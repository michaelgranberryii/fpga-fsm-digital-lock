==> flow/design.v <==
`timescale 1ns / 1ps
module debounce
    #(
        parameter clk_freq = 50_000_000,
        parameter stable_time = 10
    )
    (
        input logic clk,
        input logic rst,
        input logic button,
        output logic result
    );
    logic sig;
    logic [31:0] count;
    localparam max_delay = clk_freq*stable_time/1024;
    always_ff @( posedge clk, posedge rst ) begin
        if (rst) begin
            sig <= 1'b0;
            count <= 0;
        end
        else begin
            if (button) begin
                if (count == max_delay) begin
                    sig <= 1'b1;
                end
                count <= count + 1;
            end
            else begin
                sig <= 1'b0;
                count <= 0;
            end
        end
    end
    assign result = sig;
endmodule
`timescale 1ns/1ps
module lock_fsm 
#(
    parameter flash_speed = 23
)
(
    input logic clk,
    input logic [3:0] nwse,
    output logic [3:0] led,
    output logic [2:0] rgb
);
    typedef enum {lock, s1, s2, s3, unlock, w1, w2, w3, alarm, a1, r1, r2, r3, reset } state;
    state currstate;
    logic [3:0] led_reg;
    logic [2:0] rgb_reg;
    logic [flash_speed:0] count_flash;
    logic [(1+flash_speed):0] count_flash2;
    always_ff @(posedge clk) begin : fsm_state
            case (currstate)
                lock: begin
                    if (nwse[1]) begin  
                        currstate <= s1;
                    end
                    else if ((nwse == 4'h4) || (nwse == 4'h8)) begin
                        currstate <= w1;
                    end
                    else if (nwse[0]) begin
                        currstate <= r1;
                    end
                    else begin
                        currstate <= lock;
                    end
                end 
                r1: begin
                    if (nwse[0]) begin
                        currstate <= reset;
                    end
                    else if ((nwse == 4'h2) || (nwse == 4'h4) || (nwse == 4'h8)) begin
                        currstate <= w2;
                    end
                    else begin
                        currstate <= r1;
                    end
                end
                r2: begin
                    if (nwse[0]) begin
                        currstate <= reset;
                    end
                    else if ((nwse == 4'h2) || (nwse == 4'h4) || (nwse == 4'h8)) begin
                        currstate <= w3;
                    end
                    else begin
                        currstate <= r2;
                    end
                end
                r3: begin
                    if (nwse[0]) begin
                        currstate <= reset;
                    end
                    else if ((nwse == 4'h2) || (nwse == 4'h4) || (nwse == 4'h8)) begin
                        currstate <= alarm;
                    end
                    else begin
                        currstate <= r2;
                    end
                end
                reset: begin
                        currstate <= lock;
                end
                s1: begin
                    if (nwse[2]) begin  
                        currstate <= s2;
                    end
                    else if ((nwse == 4'h2) || (nwse == 4'h8)) begin
                        currstate <= w2;
                    end
                    else if (nwse[0]) begin
                        currstate <= r2;
                    end
                    else begin
                        currstate <= s1;
                    end
                end
                s2: begin
                    if (nwse[0]) begin  
                        currstate <= s3;
                    end
                    else if ((nwse == 4'h2) || (nwse == 4'h4) || (nwse == 4'h8)) begin
                        currstate <= w3;
                    end
                    else begin
                        currstate <= s2;
                    end
                end
                s3: begin
                    if (nwse[2]) begin  
                        currstate <= unlock;
                    end
                    else if ((nwse == 4'h2) || (nwse == 4'h1) || (nwse == 4'h8)) begin
                        currstate <= alarm;
                    end
                    else if (nwse[0]) begin
                        currstate <= reset;
                    end
                    else begin
                        currstate <= s3;
                    end
                end
                unlock: begin
                    if(|nwse) begin
                        currstate <= lock;
                    end
                end
                w1: begin
                    if (nwse[0]) begin
                        currstate <= r2;
                    end
                    else if (|nwse) begin
                        currstate <= w2;
                    end
                end
                w2: begin
                    if (nwse[0]) begin
                        currstate <= r3;
                    end
                    else if (|nwse) begin
                        currstate <= w3;
                    end
                end
                w3: begin
                    if (|nwse) begin
                        currstate <= alarm;
                    end
                end
                alarm: begin
                    if ((nwse == 4'h4)) begin
                        currstate <= a1;
                    end
                    else begin
                        currstate <= alarm;
                    end
                end
                a1: begin
                    if ((nwse == 4'h1)) begin
                        currstate <= reset;
                    end
                    else if ((nwse == 4'h2) || (nwse == 4'h4) || (nwse == 4'h8)) begin
                        currstate <= alarm;
                    end
                    else begin
                        currstate <= a1;
                    end
                end
                default: begin
                    currstate <= lock;
                end
            endcase
    end  
    always_ff @( posedge clk ) begin : flash_light 
        if (currstate == unlock) begin
            count_flash <= count_flash + 1;
            if (count_flash == 0) begin
                led_reg <= ~led_reg;
            end
        end
        else if (currstate == alarm) begin
            count_flash <= count_flash + 1;
            if (count_flash == 0) begin
                rgb_reg[2] <= ~rgb_reg[2];
            end
        end
        else if (currstate == a1) begin
            count_flash2 <= count_flash2 + 1;
            if (count_flash2 == 0) begin
                rgb_reg[2] <= ~rgb_reg[2];
            end
        end
        else begin
            led_reg <= 4'h0;
            rgb_reg <= 3'h0;
            count_flash <= 0;
            count_flash2 <= 0;
        end
    end
    always_comb begin : fsm_output
        case (currstate)
            reset: begin
                rgb <= 3'h0;
                led <= 4'h0;
            end
            lock: begin
                rgb <= 3'h1;
                led <= 4'h0;
            end 
            s1, w1, r1: begin
                rgb <= 3'h0;
                led <= 4'h1;
            end
            s2, w2, r2: begin
                rgb <= 3'h0;
                led <= 4'h3;
            end
            s3, w3, r3: begin
                rgb <= 3'h0;
                led <= 4'h7;
            end
            unlock: begin
                rgb <= 3'h0;
                led <= led_reg;
            end
            alarm, a1: begin
                rgb <= rgb_reg;
                led <= 4'h0;
            end
            default: begin
                rgb <= 3'h0;
                led <= 4'h0;
            end
        endcase
    end
endmodule
module single_pulse_detector 
    #(
        parameter detect_type = 2'b0
    )
    (
        input logic clk,
        input logic rst,
        input logic input_signal,
        output logic output_pulse
    );
    logic ff0;
    logic ff1;
    always_ff@(posedge clk, posedge rst) begin
        if (rst) begin
            ff0 <= 1'b0;
            ff1 <= 1'b0;
        end
        else begin
            ff0 <= input_signal;
            ff1 <= ff0;
        end
    end
    always_comb begin
        if (detect_type == 2'b00)
            output_pulse = ~ff1 & ff0;
        else if (detect_type == 2'b01)
            output_pulse = ~ff0 & ff1;
        else if (detect_type == 2'b10)
            output_pulse = ff0 ^ ff1;
        else
            output_pulse = 1'b0;
    end
endmodule
module top_fsm 
# (
    parameter clk_freq = 50_000_000,
    parameter stable_time = 10,
    parameter flash_speed = 23
)
(
    input logic clk,
    input logic [3:0] btn,
    output logic [3:0] led,
    output logic [2:0] rgb
);
    logic [3:0] btn_debounce;
    logic [3:0] btn_pulse;
genvar k;
generate
    for (k = 0; k<4; k++) begin
    debounce
        #(
            .clk_freq(clk_freq),
            .stable_time(stable_time)
        )
        db_btn_i
        (
            .clk(clk),
            .rst(0),
            .button(btn[k]),
            .result(btn_debounce[k])
        ); 
        single_pulse_detector sp_btn_i (
            .clk(clk),
            .rst(0),
            .input_signal(btn_debounce[k]),
            .output_pulse(btn_pulse[k])
        );
    end   
endgenerate
lock_fsm 
#(
    .flash_speed(flash_speed)
)
lock_fsm_i
(
    .clk(clk),
    .nwse(btn_pulse),
    .led(led),
    .rgb(rgb)
);
endmodule
======== From RTL to reports: top_fsm ========
What the tools print for top_fsm, step after step.
Lines are those of the file above, counted from 1.
Operators carry their Yosys type and port widths (W data, S select, Z words).
Cell names lack the library's common part.
The mark -- stands for no value.
inputs
  top ..................................... top_fsm
  clock port .............................. clk
  library ................................. sky130hd
  library corner .......................... tt_025C_1v80

======== Elaborated design ========
Source: Yosys, flattened and elaborated, memories not mapped. Widths are those after wreduce. Registers that Yosys merges into a memory's read port (data or address) are not register bits. Print and check cells do not count. Equal cells are merged and count once.
word-level totals
  input port bits ......................... 5
  register bits after elaboration ......... 226
cells by class
  $add $sub $neg .......................... 6
  multiplexer cells ....................... 40
  reductions and logical operators ........ 18
  eq/ne operators ......................... 30
  bitwise operators ....................... 12
operators by type and width
  kind                     count
  $mux W32                 17
  $pmux W32 S13            1
  $eq A32 B4 Y1 const B    5
  $add A32 B1 Y32 const B  4
  $eq A32 B19 Y1 const B   4
  $eq A32 B3 Y1 const B    4
  $mux W24                 3
  $eq A32 B2 Y1 const B    2
  $mux W4                  9
  $eq A32 B1 Y1 const B    1
  $logic_not A32 Y1        1
  $add A25 B1 Y25 const B  1
  $logic_not A25 Y1        1
  $add A24 B1 Y24 const B  1
  $logic_not A24 Y1        1
  $pmux W4 S4              1
  $ne A2 B1 Y1 const B     5
  $ne A3 B1 Y1 const B     3
  $reduce_or A3 Y1         3
  $not A1 Y1               7
  $logic_or A1 B1 Y1       6
  $reduce_and A3 Y1        2
  $pmux W3 S2              1
  $mux W1                  6
  $and A1 B1 Y1            4
  $eq A4 B1 Y1 const B     1
  $eq A4 B2 Y1 const B     1
  $eq A4 B3 Y1 const B     1
Not listed: further kinds 10, cells in them 10.

======== Longest topological paths ========
Depth = most cells in a row (Yosys ltp): at word level without a register or memory, in the mapped netlist without a sequential cell, where the memories' decode and read muxes count.
depth
  word-level depth ........................ 8
  ABC_AREA ................................ 0
  gate-level depth with buffers ........... 7
  gate-level depth less buffers ........... 7

======== After synthesis ========
The flow's flattened synthesis, as Yosys stat reports it; memories are mapped. The netlist is that of the ABC_AREA named above (0 if unset); the other value can give another one.
The area totals of this step are shown rounded.
synthesis totals
  mapped flip-flops ....................... 198
  cell area after synthesis ............... 10100 um^2
  cells in the netlist .................... 1069
cell types
  cell type  count  area in all (um^2)
  dfxtp_1    140    2.8E+03
  edfxtp_1   58     1741.67
  xnor2_1    98     858.323
  and2_1     98     613.088
  xor2_1     51     446.678
  nand3_1    83     415.398
  nand4_1    50     312.8
  nand2_1    75     281.52
  nor2_1     70     262.752
  nor4_1     34     212.704
  and3_1     27     168.912
  nor2b_1    26     162.656
  ha_1       12     150.144
  o21ai_0    27     135.13
  and4_1     15     131.376
  nor3_1     24     120.115
  clkbuf_1   30     112.608
  nor4_4     5      106.352
Not listed: further types 37, cells in them 146.
The figures by module come from a second, unflattened synthesis with its own total; it is not the netlist above.
second synthesis, totals
  cells (unflattened synthesis) ........... 1207
  area (unflattened synthesis) ............ 11400 um^2
Each row is one instance without its submodules.
modules
  module                     instances  cells  area (um^2)  seq. area (um^2)
  debounce                   4          194    1820         826
  lock_fsm (flash_speed=23)  1          414    3870         1740
  single_pulse_detector      4          4      67.6         50.0
  top_fsm                    1          1      3.8          0.0

======== Timing after synthesis ========
Source: OpenSTA report_checks on the synthesized netlist (no wires, ideal clock, input and output delay 20% of the period each), path of least setup slack; recovery checks are left aside. Register names are those of the netlist, which keeps one name where synthesis merged equal registers.
timing path post-synthesis
  path type ............................... register -> register
  from .................................... reg lock_fsm_i.currstate[3]
  to ...................................... reg lock_fsm_i.count_flash[0]
  path slack .............................. 1.018 ns
  launch time at the first pin ............ 0.000 ns
  driving pins on the path ................ 6
  delay of the path ....................... 2.422 ns
  required time ........................... 3.042 ns
  period .................................. 3.44 ns
  setup time .............................. 0.398 ns
  arrival ................................. 2.024 ns
  period reached after synthesis .......... 2.422 ns
"delay of the path" is the arrival time less input delay plus setup time.
"driving pins on the path" counts driving pins, that of a launching flip-flop among them; a cell with two outputs on the path counts twice.
"period reached after synthesis" = period - worst setup slack (recovery checks aside). The figure is calculated, with input and output delays left at 20% of the set period.
The rows between start and end are the longest chain of elaborated cells between them; the timing report does not say that the signal goes this way. Where chains are equally long, one stands for them.
A line is the first line of the expression or statement that the cell stems from. Yosys adds cells for indexed reads and writes and turns some case tables into memories.
A register here has more assigning lines than the two given.
Only ways into the end's enable, where the timed path ends, are counted here.
between the ends, post-synthesis
  cells stage by stage .................... edfxtp_1 -> clkbuf_1 -> nor2b_1 -> nand3_1 -> clkbuf_1 -> buf_1
  length of the longest elaborated chain .. 2
  elaborated cells on any way between the ends .. 4
  those cells by class .................... 4 x eq/ne
ends and longest elaborated chain, post-synthesis
  what                RTL line  RTL
  start: declaration  48        state currstate;
  start: assignment   57        currstate <= s1;
  start: assignment   60        currstate <= w1;
  $eq A32 B4 Y1       207       else if (currstate == a1) begin
  $ne A3 B1 Y1        --
  end: assignment     196       count_flash <= count_flash + 1;
  end: assignment     202       count_flash <= count_flash + 1;
  end: declaration    51        logic [flash_speed:0] count_flash;

======== Path in the finished layout ========
From the final timing report of run 1: the path of least setup slack in the routed layout; clock arrival at registers is part of the times.
timing path after layout
  path type ............................... register -> output
  from .................................... reg lock_fsm_i.currstate[1]
  to ...................................... out rgb[0]
  driving pins on the path ................ 3
  arrival ................................. 2.48 ns
  path slack .............................. 0.40 ns
  period .................................. 3.6 ns
  required time ........................... 2.88 ns
  output delay ............................ 0.72 ns
  launch time at the first pin ............ 0.44 ns
The rows between start and end are the longest chain of elaborated cells between them; the timing report does not say that the signal goes this way. Where chains are equally long, one stands for them.
A register here has more assigning lines than the two given.
between the ends, after layout
  cells stage by stage .................... edfxtp_1 -> nor4_1 -> clkdlybuf4s50_1
  length of the longest elaborated chain .. 3
  elaborated cells on any way between the ends .. 5
  those cells by class .................... 2 x eq/ne; 1 x mux; 2 x reduce/logical
ends and longest elaborated chain, after layout
  what                RTL line  RTL
  start: declaration  48        state currstate;
  start: assignment   57        currstate <= s1;
  start: assignment   60        currstate <= w1;
  $eq A32 B4 Y1       221       case (currstate)
  $reduce_or A2 Y1    221
  $pmux W3 S2         221
  end: declaration    300       output logic [2:0] rgb

Hand-over note for top_fsm

Flow measurements of top_fsm on sky130hd: 2 stored runs with different settings, listed in no order. Input and output delays are each 20% of the period that was set; the output load is 0.01 pF.
By "clock period achieved" is meant the clock period of the run minus its worst setup slack. This is arithmetic on one report: input and output delays are still those of the set period (20% each).
"worst setup path time": the worst setup path's part of the clock period (all of it between registers, 20% less for each end at a port) less its slack. A launch clock that arrives late makes it longer, a capture clock that arrives late makes it shorter.
"power" rests on the timing tool's default activity at the inputs, not on a simulated workload.
The measured numbers are rounded.

======== run 1 ========
==> flow/run.sh <==
#!/bin/bash
# the make line also repeats the synthesis and layout settings of config.mk as NAME=value (left out here)
make -C /OpenROAD-flow-scripts/flow DESIGN_CONFIG=/design/flow/config.mk WORK_HOME=/design/flow/orfs CLKGATE_MAP_FILE= finish
==> flow/config.mk <==
export PLATFORM = sky130hd
export DESIGN_NAME = top_fsm
export DESIGN_NICKNAME = top_fsm
export VERILOG_FILES = /design/flow/design.v
export SDC_FILE = /design/flow/constraint.sdc
export NUM_CORES = 4
export LEC_CHECK = 0
export CAP_MARGIN = 20
export CORE_MARGIN = 2
export CORE_UTILIZATION = 40
export SLEW_MARGIN = 20
==> flow/constraint.sdc <==
create_clock -name core_clock -period 3.6 [get_ports {clk}]
set_input_delay 0.7200 -clock core_clock [delete_from_list [all_inputs] [get_ports {clk}]]
set_output_delay 0.7200 -clock core_clock [all_outputs]
set_load 0.01 [all_outputs]

-------- measured, run 1 --------
  power ................................... 4.27 mW
  Yosys chip area after synthesis ......... 10100 um^2
  clock period achieved ................... 3.200 ns
  setup total negative slack .............. 0.000 ns
  area inside the die boundary ............ 26500 um^2
  standard-cell area after layout ......... 11100 um^2
  final worst hold slack .................. 0.355 ns
  worst setup path time ................... 2.48 ns
  worst setup path kind ................... register -> output
  worst setup slack after layout .......... 0.400 ns
  post-route utilization .................. 44.3 %

======== run 2 ========
==> flow/run.sh <==
#!/bin/bash
# the make line also repeats the synthesis and layout settings of config.mk as NAME=value (left out here)
make -C /OpenROAD-flow-scripts/flow DESIGN_CONFIG=/design/flow/config.mk WORK_HOME=/design/flow/orfs CLKGATE_MAP_FILE= finish
==> flow/config.mk <==
export PLATFORM = sky130hd
export DESIGN_NAME = top_fsm
export DESIGN_NICKNAME = top_fsm
export VERILOG_FILES = /design/flow/design.v
export SDC_FILE = /design/flow/constraint.sdc
export NUM_CORES = 4
export LEC_CHECK = 0
export CAP_MARGIN = 20
export CORE_MARGIN = 2
export CORE_UTILIZATION = 35
export MIN_ROUTING_LAYER = met2
export PLACE_DENSITY_LB_ADDON = 0.24
export SETUP_SLACK_MARGIN = -0.13
export SLEW_MARGIN = 20
==> flow/constraint.sdc <==
create_clock -name core_clock -period 1.77 [get_ports {clk}]
set_input_delay 0.3540 -clock core_clock [delete_from_list [all_inputs] [get_ports {clk}]]
set_output_delay 0.3540 -clock core_clock [all_outputs]
set_load 0.01 [all_outputs]

-------- measured, run 2 --------
  power ................................... 8.77 mW
  Yosys chip area after synthesis ......... 10100 um^2
  clock period achieved ................... 1.947 ns
  setup total negative slack .............. -1.03 ns
  area inside the die boundary ............ 30200 um^2
  standard-cell area after layout ......... 12600 um^2
  final worst hold slack .................. 0.353 ns
  worst setup path time ................... 1.59 ns
  worst setup path kind ................... register -> output
  worst setup slack after layout .......... -0.177 ns
  post-route utilization .................. 44.2 %

End of note.
